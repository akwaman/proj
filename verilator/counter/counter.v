==> flow/design.v <==
module counter #(parameter WIDTH = 8)
(
    input             clk,
    input             rst,
    input             cen,  	      	 
    input             wen,  	      	 
    input [WIDTH-1:0] dat,  	      	 
    output logic      [WIDTH-1:0] o_p,   
    output logic      [WIDTH-1:0] o_n    
);
    always @ (posedge clk or posedge rst) begin
        if (rst) 
            o_p <= {WIDTH{1'b0}};
        else     
            o_p <= wen ? dat : o_p + {{WIDTH-1{1'b0}}, cen};
    end
    always @ (negedge clk or posedge rst) begin
        if (rst) 
            o_n <= {WIDTH{1'b0}};
        else 
            o_n <= wen ? dat : o_n + {{WIDTH-1{1'b0}}, cen};
    end
endmodule
* Step by step through the tools: counter *
What the tools print for counter, step after step.
Lines are those of the file above, counted from 1.
Operators: Yosys type, input widths -> output width; for muxes data width and select width s.
Library cell names are shortened.
A cell with n/a has no value.

set-up
  top = counter
  clock = clk
  standard-cell library = sky130hd
  library corner = tt_025C_1v80

* Word level *
Yosys after proc, flatten, opt, wreduce and memory -nomap, before mapping. Enables and synchronous resets that opt folds into registers are not counted as muxes. Memory bits, and registers merged into a memory's read port (data or address), are not among the register bits. Print and check cells are not counted. Equal cells are merged and count once.

bit counts
  flip-flop bits (word level) = 16
  input bits = 12
  output and inout port bits = 16
  word-level cells = 6

operators by class
  add/sub/neg operators = 2
  mux-type cells = 2

operators by type and width
  operator     number
  $add 8x1->8  2
  $mux 8       2

* Logic depth *
Depth = most cells in a row (Yosys ltp): at word level without a register or memory, in the mapped netlist without a sequential cell, where the memories' decode and read muxes count.

logic depth
  depth after elaboration = 2
  ABC_AREA = 0
  gate-level depth with buffers = 5
  depth with buffers taken out = 5

* After synthesis *
Source: synth_stat.txt of the flow (Yosys; design flattened, memories mapped). It holds for the ABC_AREA given above (unset counts as 0); a run with the other value may have another netlist.

cell types
  cell type  number  total area (um^2)
  dfrtn_1    8       200.192
  dfrtp_1    8       200.192
  xnor2_1    6       52.55
  ha_1       4       50.048
  o21ai_0    10      50.048
  a31oi_1    6       37.536
  or3_1      6       37.536
  mux2_2     2       22.522
  nand2_1    6       22.522
  a21oi_1    4       20.019
  nand3_2    2       20.019
  inv_1      5       18.768
  nor2_1     5       18.768
  nand4_1    2       12.512
  nand3_1    2       10.01
  and3_2     1       7.507
  and3_1     1       6.256
  buf_2      1       5.005
  clkinv_1   1       3.754

synthesis totals
  cells in the netlist = 80
  synthesis area = 795.8 um^2
  sequential area = 400.4 um^2
  flip-flops = 16
  buffer cells = 1

2 stored runs of counter in the flow (synthesis by Yosys, layout by OpenROAD, sky130hd cells), in arbitrary order. Constraints: input delay and output delay 20% of the set period each, output load 0.01 pF.
Among the settings, -- means not set for that run.

name                                flow run 1  flow run 2
period_ns                           2.8         5.57
CORE_UTILIZATION                    68          57
PLACE_DENSITY                       0.66        0.51
GPL_ROUTABILITY_DRIVEN              0           --
CTS_CLUSTER_SIZE                    41          38
SLEW_MARGIN                         40          20
CAP_MARGIN                          20          10
CORE_MARGIN                         2           6
SETUP_SLACK_MARGIN                  --          0.19
CELL_PAD_IN_SITES_GLOBAL_PLACEMENT  --          3
CELL_PAD_IN_SITES_DETAIL_PLACEMENT  --          0
CTS_CLUSTER_DIAMETER                --          65
MIN_ROUTING_LAYER                   --          met1

Flow run 1: did not finish, placement stopped with GPL-0301
Flow run 2: did not finish, placement stopped with GPL-0301
